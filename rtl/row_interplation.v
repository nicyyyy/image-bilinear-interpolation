==> flow/design.v <==
`timescale 1ns / 1ps
module row_interplation(
    input clk,
    input rst_n,
    input in_data_en,
    input [9:0] width,
    input [7:0] row_pexil_out,
    output reg [9:0] rd_row_addr,
    output [10:0] row_cnt,
    output o_data_en_r_o,
    output o_data_en,
    output [7:0] row_inter_data
    );
    reg [10:0] rowx2;  
    reg [10:0] rowx2_cnt; 
    always@(*)
    begin
        rowx2 = width << 1;
    end
    always@(posedge clk or negedge rst_n)
    begin
        if(~rst_n)
            rowx2_cnt <= 1;
        else
        begin
            if(rowx2_cnt < width)
            begin
                if(in_data_en)
                    rowx2_cnt <= rowx2_cnt + 1;
                 else
                    rowx2_cnt <= rowx2_cnt;
            end
            else
            begin
                if(rowx2_cnt < rowx2)
                    rowx2_cnt <= rowx2_cnt + 1;
                 else
                    rowx2_cnt <= 1;
            end
        end
    end
    reg [7:0] row_pexil_out1;
    reg [7:0] row_pexil_out2;
    always@(posedge clk or negedge rst_n)
    begin
        if(~rst_n)
        begin
            row_pexil_out1 <= 0;
            row_pexil_out2 <= 0;
        end
        else
        begin
            row_pexil_out1 <= row_pexil_out;
            row_pexil_out2 <= row_pexil_out1;
        end
    end
    reg [10:0] rowx2_cnt1,
               rowx2_cnt2,
               rowx2_cnt3,
               rowx2_cnt4,
               rowx2_cnt5;
   assign row_cnt = rowx2_cnt5;
    always@(posedge clk or negedge rst_n)
    begin
        if(~rst_n)
        begin
            rowx2_cnt1 <= 0;
            rowx2_cnt2 <= 0;
            rowx2_cnt1 <= 0;
            rowx2_cnt4 <= 0;
            rowx2_cnt5 <= 0;
        end
        else
        begin
            rowx2_cnt1 <= rowx2_cnt;
            rowx2_cnt2 <= rowx2_cnt1;
            rowx2_cnt3 <= rowx2_cnt2;
            rowx2_cnt4 <= rowx2_cnt3;
            rowx2_cnt5 <= rowx2_cnt4;
        end
    end
    wire [9:0] row_pexil_out2_10bit;
    wire [9:0] row_pexil_out_10bit;
    reg [9:0] row_inter_data_r;
    assign row_pexil_out2_10bit = {2'b0,row_pexil_out2};
    assign row_pexil_out_10bit = rowx2_cnt5 == 1279? {2'b0,row_pexil_out1} : {2'b0,row_pexil_out};
    always@(posedge clk or negedge rst_n)
    begin
        if(~rst_n)
            row_inter_data_r <= 0;
        else
        begin
            if(rowx2_cnt5 <= width)
            begin
                    if(rowx2_cnt5 == 1)
                        row_inter_data_r <= {2'b0,row_pexil_out};
                    else
                    begin
                        if(rowx2_cnt5[0] == 0) 
                            row_inter_data_r <= (((row_pexil_out2_10bit << 1) + row_pexil_out2_10bit + 2) >> 2) + ((row_pexil_out_10bit + 2) >> 2);
                         else 
                            row_inter_data_r <= ((row_pexil_out2_10bit + 2) >> 2) + (((row_pexil_out_10bit << 1) + row_pexil_out_10bit + 2) >> 2);
                    end
            end
            else if(rowx2_cnt5 == 1280)
                    row_inter_data_r <= {2'b0,row_pexil_out2_10bit};
            else
            begin
                if(rowx2_cnt5[0] == 0) 
                    row_inter_data_r <= (((row_pexil_out2_10bit << 1) + row_pexil_out2_10bit + 2) >> 2) + ((row_pexil_out_10bit + 2) >> 2);
                else 
                    row_inter_data_r <= ((row_pexil_out2_10bit + 2) >> 2) + (((row_pexil_out_10bit << 1) + row_pexil_out_10bit + 2) >> 2);
            end
        end
    end
    assign row_inter_data = row_inter_data_r[7:0];
    always@(posedge clk or negedge rst_n)
    begin
        if(~rst_n)
            rd_row_addr <= 0;
        else
            rd_row_addr <= rowx2_cnt1 == 1280 ? 10'd639 :(rowx2_cnt1 == 1? 10'd0 : (rowx2_cnt1 >> 1) - 1);
    end
    reg o_data_en_r;
    always@(posedge clk or negedge rst_n)
    begin
        if(~rst_n)
            o_data_en_r <= 0;
        else if(in_data_en == 1)
            o_data_en_r <= 1;
        else if(rowx2_cnt > 639 && rowx2_cnt1 <= 1280)
            o_data_en_r <= 1;
        else
            o_data_en_r = 0;
    end
    assign o_data_en_r_o = o_data_en_r;
endmodule
# [Tool chain data of row_interplation]
# Tool output for the design above, in the order of the flow.
# Lines are those of the file above, counted from 1.
# Library cell names are shortened.
# Not given: n/a
[design] top="row_interplation" clk_port="clk" lib="sky130hd" lib_corner="tt_025C_1v80"

# [Elaborated design]
# Source: Yosys, flattened and elaborated, memories not mapped. Widths are those after wreduce. Registers that Yosys merges into a memory's read port (data or address) are not register bits. Print and check cells do not count. Equal cells are merged and count once.
[word_totals] regBits=101 latch_bits=0 mem_bits_rw=0 romBits=0 clocked_rd_ports_x_width=0 n_memories=0 input_bits=21 out_inout_bits=31 elab_cells=45
[classes] add_sub_neg=10 n_mul=0 div=0 n_cmp=5 n_eq=6 shift=0 n_mux=12 bitwise=0 reduce_logical=1
[op_table] op="2-to-1 mux 8 bit" count=5
[op_table] op="== test 11 bit with constant B" count=3
[op_table] op="2-to-1 mux 11 bit" count=3
[op_table] op="== test 11 x 1 -> 1 bit with constant B" count=2
[op_table] op="adder 10 x 2 -> 10 bit with constant B" count=2
[op_table] op="adder 9 x 8 -> 10 bit" count=2
[op_table] op="2-to-1 mux 10 bit" count=2
[op_table] op="adder 8 x 2 -> 9 bit with constant B" count=2
[op_table] op="adder 11 x 1 -> 11 bit with constant B" count=1
[op_table] op="<= comparator 11 x 10 -> 1 bit" count=1
[op_table] op="< comparator 11 x 10 -> 1 bit" count=1
[op_table] op="greater-than comparator 11 x 10 -> 1 bit with constant B" count=1
[op_table] op="< comparator 11 bit" count=1
[op_table] op="<= comparator 11 bit with constant B" count=1
[op_table] op="subtractor 10 x 1 -> 10 bit with constant B" count=1
[op_table] op="adder 7 x 8 -> 8 bit" count=1
[op_table] op="adder 8 x 7 -> 8 bit" count=1
[op_table] op="!= test 2 bit with constant B" count=1
[op_table] op="2-to-1 mux 1 bit" count=2
[op_table] op="logical AND 1 bit" count=1

# [Logic depth]
# Longest topological path by Yosys (ltp), each cell counted once; first at word level (registers and memories cut), then after technology mapping (sequential cells cut; the memories' decode and read muxes count).
[depth] ltp_word=8 abc_area=1 mapped_depth=31 depth_no_buf=30

# [After synthesis]
# The flow's flattened synthesis, as Yosys stat reports it; memories are mapped. The netlist is that of the ABC_AREA named above (0 if unset); the other value can give another one.
[mapped] cell_count=635 synth_area_um2=5839.4 sequential_area_um2=2583.7 flip_flops=101 n_buf=5
[by_type] cell="dfrtp_1" count=89 type_area_um2=2.23E+03
[by_type] cell="ha_1" count=68 type_area_um2=850.816
[by_type] cell="nand2_1" count=100 type_area_um2=375.36
[by_type] cell="inv_1" count=90 type_area_um2=337.824
[by_type] cell="edfxtp_1" count=11 type_area_um2=330.317
[by_type] cell="a21oi_1" count=36 type_area_um2=180.173
[by_type] cell="o21ai_0" count=36 type_area_um2=180.173
[by_type] cell="nand3_1" count=33 type_area_um2=165.158
[by_type] cell="nor2_1" count=38 type_area_um2=142.637
[by_type] cell="xnor2_1" count=16 type_area_um2=140.134
[by_type] cell="nor3_1" count=16 type_area_um2=80.077
[by_type] cell="xor2_1" count=8 type_area_um2=70.067
[by_type] cell="fa_1" count=3 type_area_um2=60.058
[by_type] cell="o211ai_1" count=8 type_area_um2=60.058
[by_type] cell="nand2_2" count=8 type_area_um2=50.048
[by_type] cell="nor2_4" count=4 type_area_um2=45.043
[by_type] cell="nand4_1" count=7 type_area_um2=43.792
[by_type] cell="nand3_2" count=3 type_area_um2=30.029
# Other cell types: 32; their cells: 61.

# [Path before layout]
# Source: OpenSTA report_checks on the synthesized netlist (no wires, ideal clock, input and output delay 20% of the period each), path of least setup slack; recovery checks are left aside. Register names are those of the netlist, which keeps one name where synthesis merged equal registers.
[synth_path] path_kind="input to register" startpoint="in row_pexil_out[2]" endpoint="reg row_inter_data_r[7]" period_ns=8.56 in_delay_ns=1.712 setup_ns=0.116 arrival_time_ns=4.268 slack_ns=4.176 path_delay_ns=2.672 driving_pins=22 path_buffers=0 synth_period_reached_ns=4.384
# "path_delay_ns" = arrival - input delay + setup time.
# "driving_pins": output pins that drive a net of the path, with the launching flip-flop's if there is one; two outputs of one cell count as two.
# "synth_period_reached_ns" is the clock period less the worst setup slack; recovery checks do not enter. This is arithmetic on one report: input and output delays are still those of the set period (20% each).
# Between the ends stands the longest chain of elaborated cells between them, by number of cells; it is not shown to be the way that was timed. Of several equally long chains one is given.
# Each line given opens the expression or statement behind the cell; cells for indexed reads and writes are added by Yosys, which also makes memories of some case tables.
# A register here has more assigning lines than the two given.
[synth_via] path_cell_list="nand2_1 > nand2_2 > ha_1 > ha_1 > ha_1 > a31o_2 > xor2_1 > ha_1 > a21oi_1 > nand2_1 > nand2_1 > nand2_1 > a21oi_1 > nor2_1 > o21ai_0 > nand2_1 > inv_1 > nand3_1 > nand3_2 > nand3_1 > nand2_1 > nand2_1" elab_chain_len=7 cone_cells=10 cone_classes="add/sub: 5; mux: 5"
[synth_rtl] item="start: declaration" line=7 rtl="input [7:0] row_pexil_out,"
[synth_rtl] item="2-to-1 mux 8 bit" line=86 rtl="assign row_pexil_out_10bit = rowx2_cnt5 == 1279? {2'b0,row_pexil_out1} : {2'b0,row_pexil_out};"
[synth_rtl] item="adder 9 x 8 -> 10 bit" line=112 rtl="row_inter_data_r <= ((row_pexil_out2_10bit + 2) >> 2) + (((row_pexil_out_10bit << 1) + row_pexil_out_10bit + 2 ..."
[synth_rtl] item="adder 10 x 2 -> 10 bit" line=112
[synth_rtl] item="adder 7 x 8 -> 8 bit" line=112
[synth_rtl] item="2-to-1 mux 8 bit" line=109 rtl="if(rowx2_cnt5[0] == 0)"
[synth_rtl] item="2-to-1 mux 8 bit" line=105 rtl="else if(rowx2_cnt5 == 1280)"
[synth_rtl] item="2-to-1 mux 8 bit" line=93 rtl="if(rowx2_cnt5 <= width)"
[synth_rtl] item="end: assignment" line=96 rtl="row_inter_data_r <= {2'b0,row_pexil_out};"
[synth_rtl] item="end: assignment" line=100 rtl="row_inter_data_r <= (((row_pexil_out2_10bit << 1) + row_pexil_out2_10bit + 2) >> 2) + ((row_pexil_out_10bit + ..."
[synth_rtl] item="end: declaration" line=84 rtl="reg [9:0] row_inter_data_r;"

Lab notebook: row_interplation

2 stored runs of row_interplation in the flow (synthesis by Yosys, layout by OpenROAD, sky130hd cells), in arbitrary order. Constraints: input delay and output delay 20% of the set period each, output load 0.01 pF.

[flow] entry A: files
==> flow/run.sh <==
#!/bin/bash
# the make line also repeats the synthesis and layout settings of config.mk as NAME=value (left out here)
make -C /OpenROAD-flow-scripts/flow DESIGN_CONFIG=/design/flow/config.mk WORK_HOME=/design/flow/orfs CLKGATE_MAP_FILE= finish
==> flow/config.mk <==
export PLATFORM = sky130hd
export DESIGN_NAME = row_interplation
export DESIGN_NICKNAME = row_interplation
export VERILOG_FILES = /design/flow/design.v
export SDC_FILE = /design/flow/constraint.sdc
export NUM_CORES = 4
export LEC_CHECK = 0
export ABC_AREA = 1
export CAP_MARGIN = 20
export CELL_PAD_IN_SITES_DETAIL_PLACEMENT = 1
export CORE_MARGIN = 2
export CORE_UTILIZATION = 68
export SETUP_SLACK_MARGIN = 0.65
export SLEW_MARGIN = 20
export TNS_END_PERCENT = 75
==> flow/constraint.sdc <==
create_clock -name core_clock -period 2.77 [get_ports {clk}]
set_input_delay 0.5540 -clock core_clock [delete_from_list [all_inputs] [get_ports {clk}]]
set_output_delay 0.5540 -clock core_clock [all_outputs]
set_load 0.01 [all_outputs]

[flow] entry A: not finished: placement ended with error DPL-0033

[flow] entry B: files
==> flow/run.sh <==
#!/bin/bash
# the make line also repeats the synthesis and layout settings of config.mk as NAME=value (left out here)
make -C /OpenROAD-flow-scripts/flow DESIGN_CONFIG=/design/flow/config.mk WORK_HOME=/design/flow/orfs CLKGATE_MAP_FILE= finish
==> flow/config.mk <==
export PLATFORM = sky130hd
export DESIGN_NAME = row_interplation
export DESIGN_NICKNAME = row_interplation
export VERILOG_FILES = /design/flow/design.v
export SDC_FILE = /design/flow/constraint.sdc
export NUM_CORES = 4
export LEC_CHECK = 0
export ABC_AREA = 0
export CAP_MARGIN = 20
export CELL_PAD_IN_SITES_DETAIL_PLACEMENT = 1
export CELL_PAD_IN_SITES_GLOBAL_PLACEMENT = 1
export CORE_ASPECT_RATIO = 0.52
export CORE_MARGIN = 9
export CORE_UTILIZATION = 63
export CTS_CLUSTER_SIZE = 54
export MAX_ROUTING_LAYER = met4
export MIN_ROUTING_LAYER = met1
export PLACE_DENSITY_LB_ADDON = 0.07
export SLEW_MARGIN = 25
==> flow/constraint.sdc <==
create_clock -name core_clock -period 3.01 [get_ports {clk}]
set_input_delay 0.6020 -clock core_clock [delete_from_list [all_inputs] [get_ports {clk}]]
set_output_delay 0.6020 -clock core_clock [all_outputs]
set_load 0.01 [all_outputs]

[flow] entry B: not finished: placement ended with error DPL-0033
